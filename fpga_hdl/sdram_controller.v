==> flow/design.v <==
module sdram_controller (
    wr_addr,
    wr_data,
    wr_enable,
    rd_addr,
    rd_data,
    rd_ready,
    rd_enable,
    busy, rst_n, clk,
    addr, bank_addr, data, clock_enable, cs_n, ras_n, cas_n, we_n,
    data_mask_low, data_mask_high
);
parameter ROW_WIDTH = 13;
parameter COL_WIDTH = 9;
parameter BANK_WIDTH = 2;
parameter SDRADDR_WIDTH = ROW_WIDTH > COL_WIDTH ? ROW_WIDTH : COL_WIDTH;
parameter HADDR_WIDTH = BANK_WIDTH + ROW_WIDTH + COL_WIDTH;
parameter CLK_FREQUENCY = 48;   
parameter REFRESH_TIME =  64;    
parameter REFRESH_COUNT = 8192;  
localparam CYCLES_BETWEEN_REFRESH = ( CLK_FREQUENCY
                                      * 1_000
                                      * REFRESH_TIME
                                    ) / REFRESH_COUNT;
localparam IDLE      = 5'b00000;
localparam INIT_NOP1 = 5'b01000,
           INIT_PRE1 = 5'b01001,
           INIT_NOP1_1=5'b00101,
           INIT_REF1 = 5'b01010,
           INIT_NOP2 = 5'b01011,
           INIT_REF2 = 5'b01100,
           INIT_NOP3 = 5'b01101,
           INIT_LOAD = 5'b01110,
           INIT_NOP4 = 5'b01111;
localparam REF_PRE  =  5'b00001,
           REF_NOP1 =  5'b00010,
           REF_REF  =  5'b00011,
           REF_NOP2 =  5'b00100;
localparam READ_ACT  = 5'b10000,
           READ_NOP1 = 5'b10001,
           READ_CAS  = 5'b10010,
           READ_NOP2 = 5'b10011,
           READ_READ = 5'b10100;
localparam WRIT_ACT  = 5'b11000,
           WRIT_NOP1 = 5'b11001,
           WRIT_CAS  = 5'b11010,
           WRIT_NOP2 = 5'b11011;
localparam CMD_PALL = 8'b10010001,
           CMD_REF  = 8'b10001000,
           CMD_NOP  = 8'b10111000,
           CMD_MRS  = 8'b1000000x,
           CMD_BACT = 8'b10011xxx,
           CMD_READ = 8'b10101xx1,
           CMD_WRIT = 8'b10100xx1;
input  [HADDR_WIDTH-1:0]   wr_addr;
input  [15:0]              wr_data;
input                      wr_enable;
input  [HADDR_WIDTH-1:0]   rd_addr;
output [15:0]              rd_data;
input                      rd_enable;
output                     rd_ready;
output                     busy;
input                      rst_n;
input                      clk;
output [SDRADDR_WIDTH-1:0] addr;
output [BANK_WIDTH-1:0]    bank_addr;
inout  [15:0]              data;
output                     clock_enable;
output                     cs_n;
output                     ras_n;
output                     cas_n;
output                     we_n;
output                     data_mask_low;
output                     data_mask_high;
reg  [HADDR_WIDTH-1:0]   haddr_r;
reg  [15:0]              wr_data_r;
reg  [15:0]              rd_data_r;
reg                      busy;
reg                      data_mask_low_r;
reg                      data_mask_high_r;
reg [SDRADDR_WIDTH-1:0]  addr_r;
reg [BANK_WIDTH-1:0]     bank_addr_r;
reg                      rd_ready_r;
wire [15:0]              data_output;
wire                     data_mask_low, data_mask_high;
assign data_mask_high = data_mask_high_r;
assign data_mask_low  = data_mask_low_r;
assign rd_data        = rd_data_r;
reg [3:0] state_cnt;
reg [9:0] refresh_cnt;
reg [7:0] command;
reg [4:0] state;
reg [7:0] command_nxt;
reg [3:0] state_cnt_nxt;
reg [4:0] next;
assign {clock_enable, cs_n, ras_n, cas_n, we_n} = command[7:3];
assign bank_addr      = (state[4]) ? bank_addr_r : command[2:1];
assign addr           = (state[4] | state == INIT_LOAD) ? addr_r : { {SDRADDR_WIDTH-11{1'b0}}, command[0], 10'd0 };
assign data = (state == WRIT_CAS) ? wr_data_r : 16'bz;
assign rd_ready = rd_ready_r;
always @ (posedge clk)
  if (~rst_n)
    begin
    state <= INIT_NOP1;
    command <= CMD_NOP;
    state_cnt <= 4'hf;
    haddr_r <= {HADDR_WIDTH{1'b0}};
    wr_data_r <= 16'b0;
    rd_data_r <= 16'b0;
    busy <= 1'b0;
    end
  else
    begin
    state <= next;
    command <= command_nxt;
    if (!state_cnt)
      state_cnt <= state_cnt_nxt;
    else
      state_cnt <= state_cnt - 1'b1;
    if (wr_enable)
      wr_data_r <= wr_data;
    if (state == READ_READ)
      begin
      rd_data_r <= data;
      rd_ready_r <= 1'b1;
      end
    else
      rd_ready_r <= 1'b0;
    busy <= state[4];
    if (rd_enable)
      haddr_r <= rd_addr;
    else if (wr_enable)
      haddr_r <= wr_addr;
    end
always @ (posedge clk)
 if (~rst_n)
   refresh_cnt <= 10'b0;
 else
   if (state == REF_NOP2)
     refresh_cnt <= 10'b0;
   else
     refresh_cnt <= refresh_cnt + 1'b1;
always @*
begin
    if (state[4])
      {data_mask_low_r, data_mask_high_r} = 2'b00;
    else
      {data_mask_low_r, data_mask_high_r} = 2'b11;
   bank_addr_r = 2'b00;
   addr_r = {SDRADDR_WIDTH{1'b0}};
   if (state == READ_ACT | state == WRIT_ACT)
     begin
     bank_addr_r = haddr_r[HADDR_WIDTH-1:HADDR_WIDTH-(BANK_WIDTH)];
     addr_r = haddr_r[HADDR_WIDTH-(BANK_WIDTH+1):HADDR_WIDTH-(BANK_WIDTH+ROW_WIDTH)];
     end
   else if (state == READ_CAS | state == WRIT_CAS)
     begin
     bank_addr_r = haddr_r[HADDR_WIDTH-1:HADDR_WIDTH-(BANK_WIDTH)];
     addr_r = {
               {SDRADDR_WIDTH-(11){1'b0}},
               1'b1,                        
               {10-COL_WIDTH{1'b0}},
               haddr_r[COL_WIDTH-1:0]
              };
     end
   else if (state == INIT_LOAD)
     begin
     addr_r = {{SDRADDR_WIDTH-10{1'b0}}, 10'b1000110000};
     end
end
always @*
begin
   state_cnt_nxt = 4'd0;
   command_nxt = CMD_NOP;
   if (state == IDLE)
        if (refresh_cnt >= CYCLES_BETWEEN_REFRESH)
          begin
          next = REF_PRE;
          command_nxt = CMD_PALL;
          end
        else if (rd_enable)
          begin
          next = READ_ACT;
          command_nxt = CMD_BACT;
          end
        else if (wr_enable)
          begin
          next = WRIT_ACT;
          command_nxt = CMD_BACT;
          end
        else
          begin
          next = IDLE;
          end
    else
      if (!state_cnt)
        case (state)
          INIT_NOP1:
            begin
            next = INIT_PRE1;
            command_nxt = CMD_PALL;
            end
          INIT_PRE1:
            begin
            next = INIT_NOP1_1;
            end
          INIT_NOP1_1:
            begin
            next = INIT_REF1;
            command_nxt = CMD_REF;
            end
          INIT_REF1:
            begin
            next = INIT_NOP2;
            state_cnt_nxt = 4'd7;
            end
          INIT_NOP2:
            begin
            next = INIT_REF2;
            command_nxt = CMD_REF;
            end
          INIT_REF2:
            begin
            next = INIT_NOP3;
            state_cnt_nxt = 4'd7;
            end
          INIT_NOP3:
            begin
            next = INIT_LOAD;
            command_nxt = CMD_MRS;
            end
          INIT_LOAD:
            begin
            next = INIT_NOP4;
            state_cnt_nxt = 4'd1;
            end
          REF_PRE:
            begin
            next = REF_NOP1;
            end
          REF_NOP1:
            begin
            next = REF_REF;
            command_nxt = CMD_REF;
            end
          REF_REF:
            begin
            next = REF_NOP2;
            state_cnt_nxt = 4'd7;
            end
          WRIT_ACT:
            begin
            next = WRIT_NOP1;
            state_cnt_nxt = 4'd1;
            end
          WRIT_NOP1:
            begin
            next = WRIT_CAS;
            command_nxt = CMD_WRIT;
            end
          WRIT_CAS:
            begin
            next = WRIT_NOP2;
            state_cnt_nxt = 4'd1;
            end
          READ_ACT:
            begin
            next = READ_NOP1;
            state_cnt_nxt = 4'd1;
            end
          READ_NOP1:
            begin
            next = READ_CAS;
            command_nxt = CMD_READ;
            end
          READ_CAS:
            begin
            next = READ_NOP2;
            state_cnt_nxt = 4'd1;
            end
          READ_NOP2:
            begin
            next = READ_READ;
            end
          default:
            begin
            next = IDLE;
            end
          endcase
      else
        begin
        next = state;
        command_nxt = command;
        end
end
endmodule
# Reports on sdram_controller
# Tool output for the design above, in the order of the flow.
# Line numbers count from 1 in the design file above.
# The mark n/a stands for no value.
# inputs
design	sdram_controller
clock_port	clk
cell_library	sky130hd
lib_corner	tt_025C_1v80

# Elaborated design
# Counts by Yosys on the flattened word-level netlist (proc, flatten, opt, wreduce; memories kept). Print and check cells are left out. Cells with the same type and inputs are merged into one.
# Yosys's memory passes give these memory sizes; they may raise the number of words (mostly to a power of two), join words into wider ones and drop unused or constant bits.
# bits
clocked_rd_ports_x_width	12
inputBits	68
n_memories	1
regBits	85
rom_bits	384
# op_classes
cmp	1
mux	26
n_logic	4
reduce_and_logical	5
equal	7
n_addsub	2
# memory_table
memory	size	word_bits	rd	write_ports	line_no	rtl
(name not given)	32	12	1	0	197	case (state)
# op_table
op	n
two-way mux 24 bit	2
two-way mux 5 bit	7
two-way mux 13 bit	2
== test 5 bit with constant B	5
two-way mux 6 bit	3
two-way mux 16 bit	1
two-way mux 8 bit	2
two-way mux 11 bit	1
adder 10 x 1 -> 10 bit with constant B	1
greater-or-equal comparator 10 x 9 -> 1 bit with constant B	1
two-way mux 10 bit	1
two-way mux 4 bit	2
two-way mux 2 bit	4
== test 5 x 3 -> 1 bit with constant B	1
== test 5 x 4 -> 1 bit with constant B	1
zero test 5 bit	1
nonzero test 2 bit	2
subtractor 4 x 1 -> 4 bit with constant B	1
zero test 4 bit	1
bitwise OR 1 bit	3
OR reduction 2 bit	1
NOT 1 bit	1
two-way mux 1 bit	1

# Logic depth
# Longest topological path by Yosys (ltp), each cell counted once; first at word level (registers and memories cut), then after technology mapping (sequential cells cut; the memories' decode and read muxes count).
# depth
ltp_word	6
ABC_AREA	0
depth_mapped	11
depth_no_buf	11

# Mapped cells and area
# Yosys stat after the flow's synthesis: flattened, memories mapped to cells. It holds for the ABC_AREA given above (unset counts as 0); a run with the other value may have another netlist.
# types
type	n
sky130_fd_sc_hd__dfxtp_1	91
sky130_fd_sc_hd__mux2i_1	51
sky130_fd_sc_hd__nand2_1	82
sky130_fd_sc_hd__o21ai_0	33
sky130_fd_sc_hd__and2_1	24
sky130_fd_sc_hd__a21boi_0	17
sky130_fd_sc_hd__ha_1	10
sky130_fd_sc_hd__nor2_1	29
sky130_fd_sc_hd__nor2b_1	17
sky130_fd_sc_hd__clkbuf_1	22
sky130_fd_sc_hd__nand3_1	11
sky130_fd_sc_hd__xnor2_1	6
sky130_fd_sc_hd__buf_6	4
sky130_fd_sc_hd__a21oi_1	8
sky130_fd_sc_hd__inv_1	9
sky130_fd_sc_hd__edfxtp_1	1
sky130_fd_sc_hd__clkbuf_8	2
sky130_fd_sc_hd__o32ai_1	3
# Other cell types: 46; their cells: 73.
# synth_totals
stdcells	493
ffs	92
sequential_area_um2	1851.8
n_buf	32
yosys_area_um2	4374.2

# Worst setup path after synthesis
# OpenSTA on the mapped netlist: ideal clock, no wires. The path of least setup slack (recovery checks aside). Input and output delay are each 20% of the period. Register names are those of the netlist, which keeps one name where synthesis merged equal registers.
# synth_timing
kind	flip-flop to flip-flop
start	register state_cnt[0]
end	register (no name shown)
required_ns	2.318
path_slack_ns	-0.097
driving_pins	11
tclk_ns	2.38
n_path_buf	0
t_first_pin_ns	0.000
delay_ns	2.477
t_arrival_ns	2.415
synth_period_reached_ns	2.477
# "delay_ns" = arrival - input delay + setup time.
# "driving_pins" counts driving pins, that of a launching flip-flop among them; a cell with two outputs on the path counts twice.
# "synth_period_reached_ns" = period - worst setup slack (recovery checks aside). The figure is calculated, with input and output delays left at 20% of the set period.
# At most two assigning lines are given for a register; there are more.
# synth_via
cell_sequence	sky130_fd_sc_hd__dfxtp_1 sky130_fd_sc_hd__inv_1 sky130_fd_sc_hd__ha_1 sky130_fd_sc_hd__nor3b_2 sky130_fd_sc_hd__nand2_1 sky130_fd_sc_hd__a21oi_1 sky130_fd_sc_hd__inv_1 sky130_fd_sc_hd__ha_1 sky130_fd_sc_hd__o21ai_0 sky130_fd_sc_hd__or4b_1 sky130_fd_sc_hd__nand3_1
# synth_lines
element	line_no	rtl
start, declared	89	reg [3:0] state_cnt;
start, assigned	117	state_cnt <= state_cnt_nxt;
start, assigned	119	state_cnt <= state_cnt - 1'b1;
# Chain of elaborated cells between the ends: none given.

# Timing after layout
# Path of least setup slack in the final report of flow run A (OpenROAD, finished layout, wires in). Where an end is a register, its clock arrival counts in the times.
# layout_timing
kind	flip-flop to output port
start	register state[2]
end	output port addr[9]
n_path_buf	1
required_ns	2.83
driving_pins	5
t_arrival_ns	2.41
t_first_pin_ns	0.34
path_slack_ns	0.42
tclk_ns	3.54
# Between the ends stands the longest chain of elaborated cells between them, by number of cells; it is not shown to be the way that was timed. Of several equally long chains one is given.
# A line is the first line of the expression or statement that the cell stems from. Yosys adds cells for indexed reads and writes and turns some case tables into memories.
# layout_via
cell_sequence	sky130_fd_sc_hd__dfxtp_1 sky130_fd_sc_hd__nor2_1 sky130_fd_sc_hd__nand2_1 sky130_fd_sc_hd__o32ai_1 sky130_fd_sc_hd__clkdlybuf4s50_1
elab_chain_cells	5
cells_between	12
cone_classes	eq/ne: 5; mux: 4; logic: 3
# layout_lines
element	line_no	rtl
start, declared	92	reg [4:0] state;
start, assigned	104	state <= INIT_NOP1;
start, assigned	114	state <= next;
== test 5 x 4 -> 1 bit	166	else if (state == INIT_LOAD)
two-way mux 10 bit	166
two-way mux 11 bit	156	else if (state == READ_CAS | state == WRIT_CAS)
two-way mux 13 bit	151	if (state == READ_ACT | state == WRIT_ACT)
two-way mux 13 bit	98	assign addr           = (state[4] | state == INIT_LOAD) ? addr_r : { {SDRADDR_WIDTH-11{1'b0}}, command[0], 10' ...
end, declared	65	output [SDRADDR_WIDTH-1:0] addr;

Top module sdram_controller; platform sky130hd; tools Yosys and OpenROAD; 2 stored runs in no particular order. Input and output delays are each 20% of the period that was set; the output load is 0.01 pF.
By "timing.achieved_period_ns" is meant the clock period of the run minus its worst setup slack. This is arithmetic on one report: input and output delays are still those of the set period (20% each).
"worst_path_time_ns" means the part of the period allowed to the worst setup path (the constraints hold back 20% at inputs and 20% at outputs) less its slack; where the path has registers, the arrival times of their clocks count too.
"totalPower_w": no workload was simulated; the value follows from the tool's default switching activity.

Flow run A, flow files:
==> flow/run.sh <==
#!/bin/bash
# the make line also repeats the synthesis and layout settings of config.mk as NAME=value (left out here)
make -C /OpenROAD-flow-scripts/flow DESIGN_CONFIG=/design/flow/config.mk WORK_HOME=/design/flow/orfs CLKGATE_MAP_FILE= finish
==> flow/config.mk <==
export PLATFORM = sky130hd
export DESIGN_NAME = sdram_controller
export DESIGN_NICKNAME = sdram_controller
export VERILOG_FILES = /design/flow/design.v
export SDC_FILE = /design/flow/constraint.sdc
export NUM_CORES = 4
export LEC_CHECK = 0
export ABC_AREA = 0
export CAP_MARGIN = 20
export CORE_MARGIN = 2
export CORE_UTILIZATION = 49
export CTS_CLUSTER_DIAMETER = 329
export GPL_ROUTABILITY_DRIVEN = 1
export PLACE_DENSITY_LB_ADDON = 0.18
export SLEW_MARGIN = 20
==> flow/constraint.sdc <==
create_clock -name core_clock -period 3.54 [get_ports {clk}]
set_input_delay 0.7080 -clock core_clock [delete_from_list [all_inputs] [get_ports {clk}]]
set_output_delay 0.7080 -clock core_clock [all_outputs]
set_load 0.01 [all_outputs]

==> results of flow run A, as CSV <==
result,value
synth_chip_area_um2,4374.2
die_footprint_um2,9698.3
final_stdcell_area_um2,5630.4
util_frac,0.649
setup_ws_ns,0.423
tns_ns,0.000
ws_hold_ns,0.459
totalPower_w,0.002028
timing.achieved_period_ns,3.117
worst_path_time_ns,2.41
timing.worst_path_kind,"flip-flop to output port"

Flow run B, flow files:
==> flow/run.sh <==
#!/bin/bash
# the make line also repeats the synthesis and layout settings of config.mk as NAME=value (left out here)
make -C /OpenROAD-flow-scripts/flow DESIGN_CONFIG=/design/flow/config.mk WORK_HOME=/design/flow/orfs CLKGATE_MAP_FILE= finish
==> flow/config.mk <==
export PLATFORM = sky130hd
export DESIGN_NAME = sdram_controller
export DESIGN_NICKNAME = sdram_controller
export VERILOG_FILES = /design/flow/design.v
export SDC_FILE = /design/flow/constraint.sdc
export NUM_CORES = 4
export LEC_CHECK = 0
export CAP_MARGIN = 20
export CELL_PAD_IN_SITES_DETAIL_PLACEMENT = 2
export CORE_ASPECT_RATIO = 0.72
export CORE_MARGIN = 2
export CORE_UTILIZATION = 30
export MAX_ROUTING_LAYER = met4
export MIN_ROUTING_LAYER = met2
export PLACE_DENSITY = 0.44
export SLEW_MARGIN = 20
==> flow/constraint.sdc <==
create_clock -name core_clock -period 2.38 [get_ports {clk}]
set_input_delay 0.4760 -clock core_clock [delete_from_list [all_inputs] [get_ports {clk}]]
set_output_delay 0.4760 -clock core_clock [all_outputs]
set_load 0.01 [all_outputs]

==> results of flow run B, as CSV <==
result,value
synth_chip_area_um2,4374.2
die_footprint_um2,15575.6
final_stdcell_area_um2,6301.0
util_frac,0.442
setup_ws_ns,0.074
tns_ns,0.000
ws_hold_ns,0.264
totalPower_w,0.003523
timing.achieved_period_ns,2.306
worst_path_time_ns,2.31
timing.worst_path_kind,"flip-flop to flip-flop"
