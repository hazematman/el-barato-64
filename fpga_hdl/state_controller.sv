==> flow/design.v <==
module n64_bus(
    input clk,
    inout [15:0] AD,
    input READ,
    input WRITE,
    input ALE_L,
    input ALE_H,
    input [15:0] data,
    output [31:0] addr,
    output addr_ready
);
logic [2:0] READr; always @(posedge clk) READr <= {READr[1:0], READ};
logic READ_risingedge; 
assign READ_risingedge = (READr[2:1] == 2'b01);
logic READ_fallingedge;
assign READ_fallingedge = (READr[2:1] == 2'b10);
logic [2:0] ALE_Lr; always @(posedge clk) ALE_Lr <= {ALE_Lr[1:0], ALE_L};
logic ALE_L_risingedge; 
assign ALE_L_risingedge = (ALE_Lr[2:1] == 2'b01);
logic ALE_L_fallingedge;
assign ALE_L_fallingedge = (ALE_Lr[2:1] == 2'b10);
logic [2:0] ALE_Hr; always @(posedge clk) ALE_Hr <= {ALE_Hr[1:0], ALE_H};
logic ALE_H_risingedge; 
assign ALE_H_risingedge = (ALE_Hr[2:1] == 2'b01);
logic ALE_H_fallingedge;
assign ALE_H_fallingedge = (ALE_Hr[2:1] == 2'b10);
logic addr_ready_out;
assign addr_ready = addr_ready_out;
logic [31:0] addr_out;
assign addr = addr_out;
assign AD = (READ == 0) ? data : 16'bZ;
enum {
    state_wait,
    state_read_high,
    state_read_low
} state;
initial begin
    state = state_wait;
    addr_ready_out = 0;
end
always @(posedge clk) begin
    case(state)
    state_wait: begin
        if(ALE_H_risingedge) begin
            addr_ready_out <= 0;
            state <= state_read_high;
        end
        if(READ_risingedge) begin
            addr_ready_out <= 1;
            addr_out <= addr + 2;
        end else if(READ_fallingedge) begin
            addr_ready_out <= 0;
        end
    end
    state_read_high: begin
        if(ALE_H_fallingedge) begin
            addr_out[31:16] <= AD;
            state <= state_read_low;
        end
    end
    state_read_low: begin
        if(ALE_L_fallingedge) begin
            addr_ready_out <= 1;
            addr_out[15:0] <= AD;
            state <= state_wait;
        end
    end
    endcase
end
endmodule
module spi(
    input clk,
    input SCK,
    input MOSI,
    output MISO,
    input SSEL,
    output data_ready,
	output [7:0] data_recv,
	input [7:0] data_send,
    output [2:0] bit_count_out,
    input do_send,
    output busy
);
logic [2:0] SCKr; always @(posedge clk) SCKr <= {SCKr[1:0], SCK};
logic SCK_risingedge; 
assign SCK_risingedge = (SCKr[2:1] == 2'b01);
logic SCK_fallingedge;
assign SCK_fallingedge = (SCKr[2:1] == 2'b10);
logic [2:0] SSELr; always @(posedge clk) SSELr <= {SSELr[1:0], SSEL};
logic SSEL_active;
assign SSEL_active = ~SSELr[1];
logic SSEL_startmessage;
assign SSEL_startmessage = (SSELr[2:1] == 2'b10);
logic [1:0] MOSIr; always @(posedge clk) MOSIr <= {MOSIr[0], MOSI};
logic MOSI_data;
assign MOSI_data = MOSIr[1];
logic [2:0] bit_count;
assign bit_count_out = bit_count;
logic byte_recv;
logic [7:0] byte_data_recv;
assign data_recv = byte_data_recv;
logic [7:0] byte_data_sent;
assign MISO = byte_data_sent[7];
assign data_ready = byte_recv;
logic data_change;
logic busy_out;
assign busy = busy_out;
initial begin
    byte_recv <= 0;
    bit_count <= 0;
    busy_out <= 0;
    data_change <= 0;
end
always @(posedge clk) begin
    if(~SSEL_active) begin
        bit_count <= 3'b000;
    end else if(SCK_risingedge) begin
        bit_count <= bit_count + 3'b001;
        byte_data_recv <= {byte_data_recv[6:0], MOSI_data};
    end
end
always @(posedge clk) byte_recv <= SSEL_active && SCK_risingedge && (bit_count == 3'b111);
always @(posedge clk) begin
    if(SSEL_active) begin
        if(SSEL_startmessage && data_change) begin
            data_change <= 0;
            byte_data_sent <= data_send;
        end
        if(SCK_fallingedge) begin
            if(data_change == 0) begin
                busy_out <= 0;
            end
            byte_data_sent <= {byte_data_sent[6:0], 1'b0}; 
        end else begin
            if(do_send && busy_out == 0) begin
                data_change <= 1;
                busy_out <= 1;
            end 
        end
    end else if(do_send && busy_out == 0) begin
        data_change <= 1;
        busy_out <= 1;     
    end
end
endmodule
module state_controller(
    input clk,
    input SCK,
    input MOSI,
    output MISO,
    input SSEL,
    output [23:0] wr_addr,
    output [15:0] wr_data,
    output wr_enable,
    output [23:0] rd_addr,
    input [15:0] rd_data,
    input rd_ready,
    output rd_enable,
    input busy,
    output rst_n,
    output led,
    inout [15:0] N64_AD,
    input N64_READ,
    input N64_WRITE,
    input N64_ALE_L,
    input N64_ALE_H
);
enum {
    state_begin_1=0,
    state_begin_2,
    state_begin_3,
    state_begin_4,
    state_begin_5,
    state_begin_6,
    state_begin_7,
    state_wait,
    state_bus_read_1,
    state_bus_read_2,
    state_data_write_addr_1,
    state_data_write_addr_2,
    state_data_write_addr_3,
    state_data_write_data_1,
    state_data_write_data_2,
    state_data_write_commit,
    state_data_write_done,
    state_data_read_addr_1_pre,
    state_data_read_addr_1,
    state_data_read_addr_2,
    state_data_read_addr_3,
    state_data_read_data_1,
    state_data_read_data_2,
    state_data_read_done,
    state_data_read_done_commit,
    state_data_read_done_commit_1,
    state_data_read_done_commit_2,
    state_data_read_set_1,
    state_data_read_set_2,
    state_data_read_set_3,
    state_data_read_set_4,
    state_data_read_ready_1,
    state_data_read_ready_2
} state;
logic spi_data_ready;
logic [7:0] spi_data_recv;
logic [7:0] spi_data_send;
logic [2:0] spi_bit_count;
logic [23:0] data_addr;
logic [15:0] data;
logic [23:0] ram_wr_addr;
logic [15:0] ram_wr_data;
logic ram_wr_enable;
assign wr_addr = ram_wr_addr;
assign wr_data = ram_wr_data;
assign wr_enable = ram_wr_enable;
logic [23:0] ram_rd_addr;
logic ram_rd_enable;
assign rd_addr = ram_rd_addr;
assign rd_enable = ram_rd_enable;
logic ram_rst;
assign rst_n = ram_rst;
logic led_out;
assign led = led_out;
logic spi_busy;
logic spi_do_send;
logic read_good;
logic [15:0] N64_data;
logic [31:0] N64_addr;
logic N64_addr_ready;
spi slave_spi(
    .clk(clk),
    .SCK(SCK),
    .MOSI(MOSI),
    .MISO(MISO),
    .SSEL(SSEL),
    .data_ready(spi_data_ready),
    .data_recv(spi_data_recv),
    .data_send(spi_data_send),
    .bit_count_out(spi_bit_count),
    .do_send(spi_do_send),
    .busy(spi_busy));
n64_bus nbus(
    .clk(clk),
    .AD(N64_AD),
    .READ(N64_READ),
    .WRITE(N64_WRITE),
    .ALE_L(N64_ALE_L),
    .ALE_H(N64_ALE_H),
    .data(N64_data),
    .addr(N64_addr),
    .addr_ready(N64_addr_ready));
initial begin
    state = state_begin_1;
    spi_do_send = 0;
    led_out = 0;
    ram_rst = 0;
    ram_wr_enable = 0;
    ram_rd_enable = 0;
    read_good = 0;
end
always @(posedge clk) begin
    if(rd_ready == 1 && read_good == 0) begin
        data <= rd_data;
        read_good <= 1;
    end
    case(state)
    state_begin_1: begin
        ram_rst <= 0;
        led_out <= 0;
        state <= state_begin_2;
    end
    state_begin_2: begin
        ram_rst <= 1;
        state <= state_begin_3;
    end
    state_begin_3: begin
        if(!busy) begin
            ram_wr_addr <= 24'h000001;
            ram_wr_data <= 16'hDEAD;
            ram_wr_enable <= 1;
            state <= state_begin_4;
        end
    end
    state_begin_4: begin
        if(busy) begin
            ram_wr_enable <= 0;
            state <= state_begin_5;
        end
    end
    state_begin_5: begin
        if(!busy) begin
            ram_rd_addr <= 24'h000001;
            ram_rd_enable <= 1;
            state <= state_begin_6;
        end
    end
    state_begin_6: begin
        if(busy) begin
            ram_rd_enable <= 0;
            state <= state_begin_7;
        end
    end
    state_begin_7: begin
        if(rd_ready) begin
            if(rd_data == 16'hDEAD) begin 
				led_out <= 1;
            end else begin
                led_out <= 0;
            end
            state <= state_wait;
        end
    end
    state_wait: begin
        if(spi_data_ready) begin
            if(spi_data_recv == 8'h1) begin
                state <= state_data_write_addr_1;
            end else if(spi_data_recv == 8'h2) begin
                data <= 0;
                state <= state_data_read_addr_1;
            end else if(spi_data_recv == 8'h3) begin
                state <= state_data_read_set_1;
            end else if(spi_data_recv == 8'h4) begin
                state <= state_data_read_ready_1;
            end
        end else if(N64_addr_ready) begin
            ram_rd_addr <= N64_addr[23:0];
            ram_rd_enable <= 1;
            state <= state_bus_read_1;
        end
    end
    state_bus_read_1: begin
        if(busy) begin
            ram_rd_enable <= 0;
            state <= state_bus_read_2;
        end
    end
    state_bus_read_2: begin
        if(rd_ready) begin
            N64_data <= rd_data;
            state <= state_wait;
        end
    end
    state_data_write_addr_1: begin
        if(spi_data_ready) begin
            data_addr[23:16] <= spi_data_recv;
            state <= state_data_write_addr_2;
        end
    end
    state_data_write_addr_2: begin
        if(spi_data_ready) begin
            data_addr[15:8] <= spi_data_recv;
            state <= state_data_write_addr_3;
        end
    end
    state_data_write_addr_3: begin
        if(spi_data_ready) begin
            data_addr[7:0] <= spi_data_recv;
            state <= state_data_write_data_1;
        end
    end
    state_data_write_data_1: begin
        if(spi_data_ready) begin
            data[15:8] <= spi_data_recv;
            state <= state_data_write_data_2;
        end
    end
    state_data_write_data_2: begin
        if(spi_data_ready) begin
            data[7:0] <= spi_data_recv;
            state <= state_data_write_commit;
        end
    end
    state_data_write_commit: begin
        if(!busy) begin
            ram_wr_addr <= data_addr;
            ram_wr_data <= data;
            ram_wr_enable <= 1;
            state <= state_data_write_done;
        end
    end
    state_data_write_done: begin
        if(busy) begin
            ram_wr_enable <= 0;
            state <= state_wait;
        end
    end
    state_data_read_addr_1: begin
        if(spi_data_ready) begin
            data_addr[23:16] <= spi_data_recv;
            state <= state_data_read_addr_2;
        end    
    end
    state_data_read_addr_2: begin
        if(spi_data_ready) begin
            data_addr[15:8] <= spi_data_recv;
            state <= state_data_read_addr_3;
        end    
    end
    state_data_read_addr_3: begin
        if(spi_data_ready) begin
            data_addr[7:0] <= spi_data_recv;
            state <= state_data_read_data_1;
        end    
    end
    state_data_read_data_1: begin
        if(!busy) begin
            ram_rd_addr <= data_addr;
            ram_rd_enable <= 1;
            state <= state_data_read_data_2;
        end    
    end
    state_data_read_data_2: begin
        if(busy) begin
            ram_rd_enable <= 0;
            read_good <= 0;
            state <= state_wait;
        end    
    end
    state_data_read_set_1: begin
        spi_data_send <= data[15:8];
        spi_do_send <= 1;
        state <= state_data_read_set_2;
    end
    state_data_read_set_2: begin
        if(spi_busy == 1) begin
            spi_do_send <= 0;
            state <= state_data_read_set_3;
        end
    end
    state_data_read_set_3: begin
        if(spi_busy == 0) begin
            spi_data_send <= data[7:0];
            spi_do_send <= 1;
            state <= state_data_read_set_4;
        end
    end
    state_data_read_set_4: begin
        if(spi_busy == 1) begin
            spi_do_send <= 0;
            state <= state_wait;
        end
    end
    state_data_read_ready_1: begin
        if(read_good) begin
            spi_data_send <= 8'h01;
            spi_do_send <= 1;
            state <= state_data_read_ready_2;
        end else begin
            spi_data_send <= 8'hFF;
            spi_do_send <= 1;
            state <= state_data_read_ready_2;
        end
    end
    state_data_read_ready_2: begin
        if(spi_busy == 1) begin
            spi_do_send <= 0;
            state <= state_wait;
        end
    end
    endcase
end
endmodule
Reports on state_controller
The steps from the RTL of state_controller to its reports follow in flow order.
Lines are those of the file above, counted from 1.
{"block": "setup", "design": "state_controller", "clock": "clk", "cell_library": "sky130hd", "corner": "tt_025C_1v80"}

Elaborated design
Counts by Yosys on the flattened word-level netlist (proc, flatten, opt, wreduce; memories kept). Register bits leave out memories and registers merged into their read ports (data or address). Print and check cells are left out.
{"block": "op_classes", "mux": 98, "n_eq": 83, "n_addsub": 2, "n_logic": 3, "n_reduce_logical": 53}
{"block": "ops", "op": "two-way mux 32 bit", "n": 29}
{"block": "ops", "op": "case mux 32 bit (select 25 bit)", "n": 1}
{"block": "ops", "op": "equality test 32 x 5 -> 1 bit (second input constant)", "n": 11}
{"block": "ops", "op": "equality test 32 x 4 -> 1 bit (second input constant)", "n": 8}
{"block": "ops", "op": "two-way mux 8 bit", "n": 18}
{"block": "ops", "op": "equality test 32 x 3 -> 1 bit (second input constant)", "n": 4}
{"block": "ops", "op": "two-way mux 16 bit", "n": 7}
{"block": "ops", "op": "equality test 32 x 2 -> 1 bit (second input constant)", "n": 3}
{"block": "ops", "op": "case mux 32 bit (select 3 bit)", "n": 1}
{"block": "ops", "op": "case mux 16 bit (select 2 bit)", "n": 3}
{"block": "ops", "op": "two-way mux 24 bit", "n": 4}
{"block": "ops", "op": "case mux 24 bit (select 3 bit)", "n": 1}
{"block": "ops", "op": "equality test 32 x 1 -> 1 bit (second input constant)", "n": 2}
{"block": "ops", "op": "logical NOT 32 bit", "n": 2}
{"block": "ops", "op": "case mux 24 bit (select 2 bit)", "n": 1}
{"block": "ops", "op": "!= test 2 x 1 -> 1 bit (second input constant)", "n": 23}
{"block": "ops", "op": "adder 32 x 2 -> 32 bit (second input constant)", "n": 1}
{"block": "ops", "op": "equality test 32 x 6 -> 1 bit (second input constant)", "n": 1}
{"block": "ops", "op": "case mux 8 bit (select 2 bit)", "n": 2}
{"block": "ops", "op": "nonzero test 28 bit", "n": 1}
{"block": "ops", "op": "!= test 2 bit (second input constant)", "n": 13}
{"block": "ops", "op": "case mux 8 bit (select 3 bit)", "n": 1}
{"block": "ops", "op": "two-way mux 1 bit", "n": 24}
{"block": "ops", "op": "AND reduction 23 bit", "n": 1}
{"block": "ops", "op": "OR reduction 2 bit", "n": 10}
{"block": "ops", "op": "nonzero test 2 bit", "n": 9}
{"block": "ops", "op": "AND reduction 3 bit", "n": 6}
{"block": "ops", "op": "equality test 16 bit (second input constant)", "n": 1}
Not listed: further kinds 23, cells in them 51.
{"block": "word_totals", "reg_bits": 270, "in_bits": 26, "wordCells": 272}

Longest topological paths
Depth = most cells in a row (Yosys ltp): at word level without a register or memory, in the mapped netlist without a sequential cell, where the memories' decode and read muxes count.
{"block": "logic_depth", "word_depth": 7, "ABC_AREA": 0, "ltp_mapped": 8, "depth_no_buf": 5}

Mapped cells and area
The flow's flattened synthesis, as Yosys stat reports it; memories are mapped. The netlist is that of the ABC_AREA named above (0 if unset); the other value can give another one.
Totals and module areas in this step are rounded.
{"block": "mapped", "ff_cells": 206, "mapped_area_um2": 8780, "stdcells": 701, "buffers": 41}
{"block": "by_type", "type": "sky130_fd_sc_hd__edfxtp_1", "n": 168}
{"block": "by_type", "type": "sky130_fd_sc_hd__dfxtp_1", "n": 38}
{"block": "by_type", "type": "sky130_fd_sc_hd__o21ai_0", "n": 52}
{"block": "by_type", "type": "sky130_fd_sc_hd__nand2_1", "n": 66}
{"block": "by_type", "type": "sky130_fd_sc_hd__mux2i_1", "n": 20}
{"block": "by_type", "type": "sky130_fd_sc_hd__and2_1", "n": 31}
{"block": "by_type", "type": "sky130_fd_sc_hd__a22o_1", "n": 22}
{"block": "by_type", "type": "sky130_fd_sc_hd__xor2_1", "n": 20}
{"block": "by_type", "type": "sky130_fd_sc_hd__nand2b_1", "n": 24}
{"block": "by_type", "type": "sky130_fd_sc_hd__nand3_1", "n": 27}
{"block": "by_type", "type": "sky130_fd_sc_hd__clkbuf_1", "n": 32}
{"block": "by_type", "type": "sky130_fd_sc_hd__ha_1", "n": 9}
{"block": "by_type", "type": "sky130_fd_sc_hd__a21oi_1", "n": 21}
{"block": "by_type", "type": "sky130_fd_sc_hd__mux2_2", "n": 9}
{"block": "by_type", "type": "sky130_fd_sc_hd__nor2_1", "n": 27}
{"block": "by_type", "type": "sky130_fd_sc_hd__nor3_1", "n": 17}
{"block": "by_type", "type": "sky130_fd_sc_hd__inv_1", "n": 16}
{"block": "by_type", "type": "sky130_fd_sc_hd__and3_1", "n": 9}
Not listed: further types 38, cells in them 93.
By module: a second synthesis without flattening, with its own total; a netlist apart from the flattened one above.
{"block": "unflattened", "hier_cells": 785, "area_unflattened_um2": 9680}
Rows give one instance, submodules left out.
{"block": "modules", "mod": "state_controller", "mod_area_um2": 6000, "cells": 462, "instances": 1}
{"block": "modules", "mod": "n64_bus", "mod_area_um2": 2580, "cells": 257, "instances": 1}
{"block": "modules", "mod": "spi", "mod_area_um2": 1090, "cells": 66, "instances": 1}

Worst setup path after synthesis
Source: OpenSTA report_checks on the synthesized netlist (no wires, ideal clock, input and output delay 20% of the period each), path of least setup slack; recovery checks are left aside. Register names are those of the netlist, which keeps one name where synthesis merged equal registers.
{"block": "synth_timing", "path_kind": "input port to flip-flop", "start": "input port busy", "end": "register ram_wr_enable", "setup_time_ps": 325, "clock_period_ps": 10800, "arrival_time_ps": 9140, "launch_ps": 2160, "stages": 2, "path_delay_ps": 7305, "n_path_buf": 0, "path_slack_ps": 1335, "synth_period_reached_ps": 9465}
"path_delay_ps" = arrival - input delay + setup time.
"stages": output pins that drive a net of the path, with the launching flip-flop's if there is one; two outputs of one cell count as two.
"synth_period_reached_ps" is the clock period less the worst setup slack; recovery checks do not enter. This is arithmetic on one report: input and output delays are still those of the set period (20% each).
Between the ends stands the longest chain of elaborated cells between them, by number of cells; it is not shown to be the way that was timed. Of several equally long chains one is given.
Each line given opens the expression or statement behind the cell; cells for indexed reads and writes are added by Yosys, which also makes memories of some case tables.
A register here has more assigning lines than the two given.
Only ways into the end's enable, where the timed path ends, are counted here.
{"block": "synth_via", "path_cell_list": "sky130_fd_sc_hd__a2111oi_0 -> sky130_fd_sc_hd__o21bai_1", "elab_chain_len": 2, "cells_between": 3, "lines_between": 0, "cone_classes": "2 x eq/ne; 1 x reduce/logical"}
{"block": "synth_rtl", "element": "from (decl)", "line_no": 159, "source": "input busy,"}
{"block": "synth_rtl", "element": "!= test 2 x 1 -> 1 bit"}
{"block": "synth_rtl", "element": "AND reduction 3 bit"}
{"block": "synth_rtl", "element": "to (assign)", "line_no": 279, "source": "ram_wr_enable <= 1;"}
{"block": "synth_rtl", "element": "to (assign)", "line_no": 285, "source": "ram_wr_enable <= 0;"}
{"block": "synth_rtl", "element": "to (decl)", "line_no": 211, "source": "logic ram_wr_enable;"}

Timing after layout
Path of least setup slack in the final report of run 1 (OpenROAD, finished layout, wires in). Where an end is a register, its clock arrival counts in the times.
The report prints the path's times to 10 ps; the period is as set.
{"block": "layout_timing", "path_kind": "input port to flip-flop", "start": "input port busy", "end": "register state[1]", "launch_ps": 1780, "stages": 6, "path_slack_ps": 5450, "n_path_buf": 1, "clock_period_ps": 8900, "setup_time_ps": 360, "arrival_time_ps": 3600}
Between the ends stands the longest chain of elaborated cells between them, by number of cells; it is not shown to be the way that was timed. Of several equally long chains one is given.
A register here has more assigning lines than the two given.
Only ways into the end's enable, where the timed path ends, are counted here.
{"block": "layout_via", "path_cell_list": "sky130_fd_sc_hd__clkdlybuf4s50_1 -> sky130_fd_sc_hd__inv_1 -> sky130_fd_sc_hd__a2111oi_0 -> sky130_fd_sc_hd__a311oi_1 -> sky130_fd_sc_hd__o2111ai_1 -> sky130_fd_sc_hd__nor3_2", "elab_chain_len": 2, "cells_between": 9, "lines_between": 0, "cone_classes": "8 x eq/ne; 1 x reduce/logical"}
{"block": "layout_rtl", "element": "from (decl)", "line_no": 159, "source": "input busy,"}
{"block": "layout_rtl", "element": "!= test 2 x 1 -> 1 bit"}
{"block": "layout_rtl", "element": "AND reduction 23 bit"}
{"block": "layout_rtl", "element": "to (assign)", "line_no": 269, "source": "state <= state_begin_2;"}
{"block": "layout_rtl", "element": "to (assign)", "line_no": 273, "source": "state <= state_begin_3;"}
{"block": "layout_rtl", "element": "to (decl)", "line_no": 202, "source": "} state;"}

Module state_controller, platform sky130hd: 2 stored runs of the flow (Yosys, OpenROAD) with differing settings, in no particular order. Input and output delays are each 20% of the period that was set; the output load is 0.01 pF.
"period_reached_ps" means the clock period less the worst setup slack. The figure is calculated, with input and output delays left at 20% of the set period.
"worst_path_time_ps": the worst setup path's part of the clock period (all of it between registers, 20% less for each end at a port) less its slack. A launch clock that arrives late makes it longer, a capture clock that arrives late makes it shorter.
"power_total_mw" is the tool's figure for a default switching activity; nothing was simulated.
"worst_path_time_ps" is given in steps of 10 ps.
Results are given in rounded form.

{"run": "run 1", "settings": { "period_ns": 8.9, "CORE_UTILIZATION": 33, "SETUP_SLACK_MARGIN": 1.56, "PLACE_DENSITY_LB_ADDON": 0.24, "HOLD_SLACK_MARGIN": -0.09, "CORE_ASPECT_RATIO": 0.88, "MAX_ROUTING_LAYER": "met5", "CAP_MARGIN": 20, "CORE_MARGIN": 2, "SLEW_MARGIN": 20 }, "results": { "worst_path_time_ps": 1670, "critical_path_type": "input port to flip-flop", "worst_setup_slack_ps": 5450, "timing.hold.ws_ps": 322, "die_footprint_um2": 27900, "period_reached_ps": 3447, "layout_stdcell_area_um2": 10900, "finalUtil_frac": 0.419, "fin_tns_ps": 0, "power_total_mw": 3.22, "yosys.chip_area_um2": 8780 }}
{"run": "run 2", "settings": { "period_ns": 7.61, "CORE_UTILIZATION": 71, "PLACE_DENSITY_LB_ADDON": 0.23, "TNS_END_PERCENT": 90, "ABC_AREA": 1, "GPL_TIMING_DRIVEN": 1, "GPL_ROUTABILITY_DRIVEN": 0, "CTS_CLUSTER_SIZE": 70, "CTS_CLUSTER_DIAMETER": 177, "CAP_MARGIN": 10, "SLEW_MARGIN": 15, "MIN_ROUTING_LAYER": "met1", "CORE_MARGIN": 2 }, "results": { "worst_path_time_ps": 1510, "critical_path_type": "flip-flop to output port", "worst_setup_slack_ps": 4580, "timing.hold.ws_ps": 349, "die_footprint_um2": 13600, "period_reached_ps": 3031, "layout_stdcell_area_um2": 10300, "finalUtil_frac": 0.824, "fin_tns_ps": 0, "power_total_mw": 3.23, "yosys.chip_area_um2": 8990 }}
